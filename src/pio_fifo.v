==> flow/design.v <==
module pio_fifo (
  input             clk,
  input             reset,
  input             push,
  input             pull,
  input [31:0]      din,
  input [1:0]       margin,
  output [31:0]     dout,
  output            empty,
  output            full,
  output            margin_empty,
  output            margin_full,
  output [2:0]      level
);
  reg [31:0] arr [0:3];
  reg [1:0]  first;
  reg [1:0]  next;
  reg [2:0]  count;
  wire do_pull = pull && !empty;
  wire do_push = push && !full;
  always @(posedge clk) begin
    if (reset) begin
      first <= 0;
      next <= 0;
      count <= 0;
    end else begin
      if (do_push) begin
        next <= next + 1;
        arr[next] <= din;
        if (!do_pull) count <= count + 1;
      end
      if (do_pull) begin
        first <= first + 1;
        if (!do_push) count <= count - 1;
      end
    end
  end
  assign empty = count == 0;
  assign margin_empty = (count <= {1'd0, margin});
  assign full = count == 4;
  assign margin_full = (count >= (3'd4 - {1'd0, margin}));
  assign dout = arr[first];
  assign level = count;
endmodule
* Reports on pio_fifo
Tool output for the design above, in the order of the flow. Lines are those of the file above, counted from 1. Library cell names are shortened. Not given: -
Design: top pio_fifo, clock port clk, cell library sky130hd, corner tt_025C_1v80

* After elaboration
Counts by Yosys on the flattened word-level netlist (proc, flatten, opt, wreduce; memories kept). Print and check cells are left out. Cells with the same type and inputs are merged into one. Yosys's memory passes give these memory sizes; they may raise the number of words (mostly to a power of two), join words into wider ones and drop unused or constant bits.
Word-level totals: bits in registers 7, RAM bits 128, clocked read ports x word width 32, memory cells 1, input port bits 38, output and inout bits 39, elaborated cells 29
Memory list:
- arr | depth 4, bits a word 32, read ports 1, write ports 1, RTL line 15 | reg [31:0] arr [0:3];
Cells by class: add/sub/neg operators 5, magnitude comparators 2, equal/unequal tests 1, multiplexer cells 12, reductions and logical operators 5
Operator list (count):
- 32-bit two-way mux | 2
- 3-bit two-way mux | 4
- 2-bit two-way mux | 4
- 2-bit by 1-bit adder with 2-bit output (second input constant) | 2
- 3-bit by 1-bit adder with 3-bit output (second input constant) | 1
- 3-bit by 1-bit subtractor with 3-bit output (second input constant) | 1
- 3-bit by 2-bit subtractor with 3-bit output (first input constant) | 1
- 3-bit by 2-bit less-or-equal comparator with 1-bit output | 1
- 3-bit greater-or-equal comparator | 1
- 3-bit equality test (second input constant) | 1
- 3-bit zero test | 1
- 1-bit logical AND | 2
- 1-bit zero test | 2
- 1-bit two-way mux | 2

* Depth
Yosys ltp: most cells in a row. Word level: on the elaborated netlist, between registers, memories and ports. Mapped: between sequential cells and ports; inverters and the memories' decode and read muxes count.
Depth: depth in word-level cells 7, ABC_AREA 0, gate-level depth with buffers 7, depth with buffers taken out 7

* After synthesis
Yosys stat after the flow's synthesis: flattened, memories mapped to cells. It holds for the ABC_AREA given above (unset counts as 0); a run with the other value may have another netlist. Totals and module areas in this step are rounded.
Cells by type:
- edfxtp_1 | count 128, total area 3.84E+03 um^2
- mux4_2 | count 32, total area 720.691 um^2
- dfxtp_1 | count 9, total area 180.173 um^2
- ha_1 | count 12, total area 150.144 um^2
- buf_6 | count 4, total area 45.043 um^2
- inv_1 | count 12, total area 45.043 um^2
- nor2_1 | count 9, total area 33.782 um^2
- and2_1 | count 5, total area 31.28 um^2
- xnor3_1 | count 1, total area 22.522 um^2
- buf_2 | count 4, total area 20.019 um^2
- xor2_1 | count 2, total area 17.517 um^2
- a21boi_0 | count 2, total area 15.014 um^2
- a21oi_1 | count 3, total area 15.014 um^2
- nand2b_1 | count 2, total area 12.512 um^2
- nand2_1 | count 3, total area 11.261 um^2
- a21bo_1 | count 1, total area 10.01 um^2
- mux2i_1 | count 1, total area 10.01 um^2
- nand3_1 | count 2, total area 10.01 um^2
Other cell types: 10; their cells: 11.
Synthesis totals: cell count 243, mapped area 5270 um^2, sequential part of the area 4020 um^2, flip-flop cells 137, buffers 9

* Timing after synthesis
Path of least setup slack by OpenSTA after synthesis, without wires, with an ideal clock, recovery checks aside; 20% of the period is set as input and as output delay. Where synthesis merged equal registers, the netlist keeps one of their names.
Path post-synthesis: path type register to register, start point reg count[1], end point mem arr[0][0], period 2.38 ns, setup time 0.392 ns, time at the first pin 0.000 ns, arrival time 2.047 ns, required time 1.988 ns, slack -0.059 ns, delay of the path 2.439 ns, driving pins on the path 7, path buffers 1, synthesis period reached 2.439 ns
"delay of the path" = arrival - input delay + setup time. "driving pins on the path": output pins that drive a net of the path, with the launching flip-flop's if there is one; two outputs of one cell count as two. "synthesis period reached" = period - worst setup slack (recovery checks aside). The figure is calculated, with input and output delays left at 20% of the set period. Between the ends stands the longest chain of elaborated cells between them, by number of cells; it is not shown to be the way that was timed. Of several equally long chains one is given. Each line given opens the expression or statement behind the cell; cells for indexed reads and writes are added by Yosys, which also makes memories of some case tables. At most two assigning lines are given for a register; there are more. The path ends at the enable pin of a flip-flop; only ways to that pin are counted.
On the way, post-synthesis: path through dfxtp_1 inv_1 ha_1 a21bo_1 buf_6 nor2_1 and2_1, cells in the longest elaborated chain 5, elaborated cells between the ends (all ways) 7, RTL lines with such cells 4, those cells by class eq/ne: 1; mux: 4; reduce/logical: 2
Ends and longest elaborated chain, post-synthesis:
- from (decl) | RTL line 18 | reg [2:0]  count;
- from (assign) | RTL line 30 | if (!do_pull) count <= count + 1;
- from (assign) | RTL line 34 | if (!do_push) count <= count - 1;
- 3-bit equality test | RTL line 40 | assign full = count == 4;
- 1-bit zero test | RTL line 20 | wire do_push = push && !full;
- 1-bit logical AND | RTL line 20
- 2-bit two-way mux | RTL line 27 | if (do_push) begin
- 2-bit two-way mux | RTL line 22 | if (reset) begin
- to (decl) | RTL line 15 | reg [31:0] arr [0:3];

* Path in the finished layout
From the final timing report of run 1: the path of least setup slack in the routed layout; clock arrival at registers is part of the times.
Path post-layout: path type input to output, start point in margin[0], end point out margin_full, period 4.46 ns, external input delay 0.89 ns, output delay 0.89 ns, time at the first pin 0.89 ns, arrival time 2.79 ns, required time 3.57 ns, slack 0.78 ns, driving pins on the path 9, path buffers 2
Between the ends stands the longest chain of elaborated cells between them, by number of cells; it is not shown to be the way that was timed. Of several equally long chains one is given.
On the way, post-layout: path through clkdlybuf4s50_1 inv_1 ha_1 inv_1 ha_1 o21ai_0 nand2b_1 a21o_1 clkdlybuf4s50_1, cells in the longest elaborated chain 2, elaborated cells between the ends (all ways) 2, RTL lines with such cells 1, those cells by class add/sub: 1; compare: 1
Ends and longest elaborated chain, post-layout:
- from (decl) | RTL line 7 | input [1:0]       margin,
- 3-bit by 2-bit subtractor with 3-bit output | RTL line 41 | assign margin_full = (count >= (3'd4 - {1'd0, margin}));
- 3-bit greater-or-equal comparator | RTL line 41
- to (decl) | RTL line 12 | output            margin_full,

Lab notebook: pio_fifo

Settings and measured results of 2 stored flow runs for module pio_fifo (sky130hd), not sorted in any way. The constraints put input and output delay at 20% of the set period each and load the outputs with 0.01 pF.
By "time used up by the worst setup path" is meant the share of the clock period that the worst setup path is allowed (20% is reserved at inputs, 20% at outputs), minus its slack. Clock arrival times at its registers enter into it.
"total power after layout": no workload was simulated; the value follows from the tool's default switching activity.
The measured numbers are rounded.

* Run 1 | settings: period_ns 4.46; CORE_UTILIZATION 22; PLACE_DENSITY_LB_ADDON 0.21; CORE_ASPECT_RATIO 0.5; CELL_PAD_IN_SITES_GLOBAL_PLACEMENT 0; TNS_END_PERCENT 90; SLEW_MARGIN 10; MIN_ROUTING_LAYER met1; MAX_ROUTING_LAYER met4; CAP_MARGIN 20; CORE_MARGIN 2 | results: die area 25300 um^2; worst hold slack after layout 0.527 ns; total power after layout 0.00391 W; post-route utilization 0.302; chip area in the Yosys report 5270 um^2; setup slack of the worst path 0.782 ns; time used up by the worst setup path 1.89 ns; worst path kind input to output
* Run 2 | settings: period_ns 2.52; CORE_UTILIZATION 71; SETUP_SLACK_MARGIN 0.35; PLACE_DENSITY_LB_ADDON 0.16; CELL_PAD_IN_SITES_DETAIL_PLACEMENT 0; TNS_END_PERCENT 30; ABC_AREA 0; GPL_TIMING_DRIVEN 0; CAP_MARGIN 30; CORE_MARGIN 2; SLEW_MARGIN 20 | incomplete, clock tree synthesis halted on DPL-0033
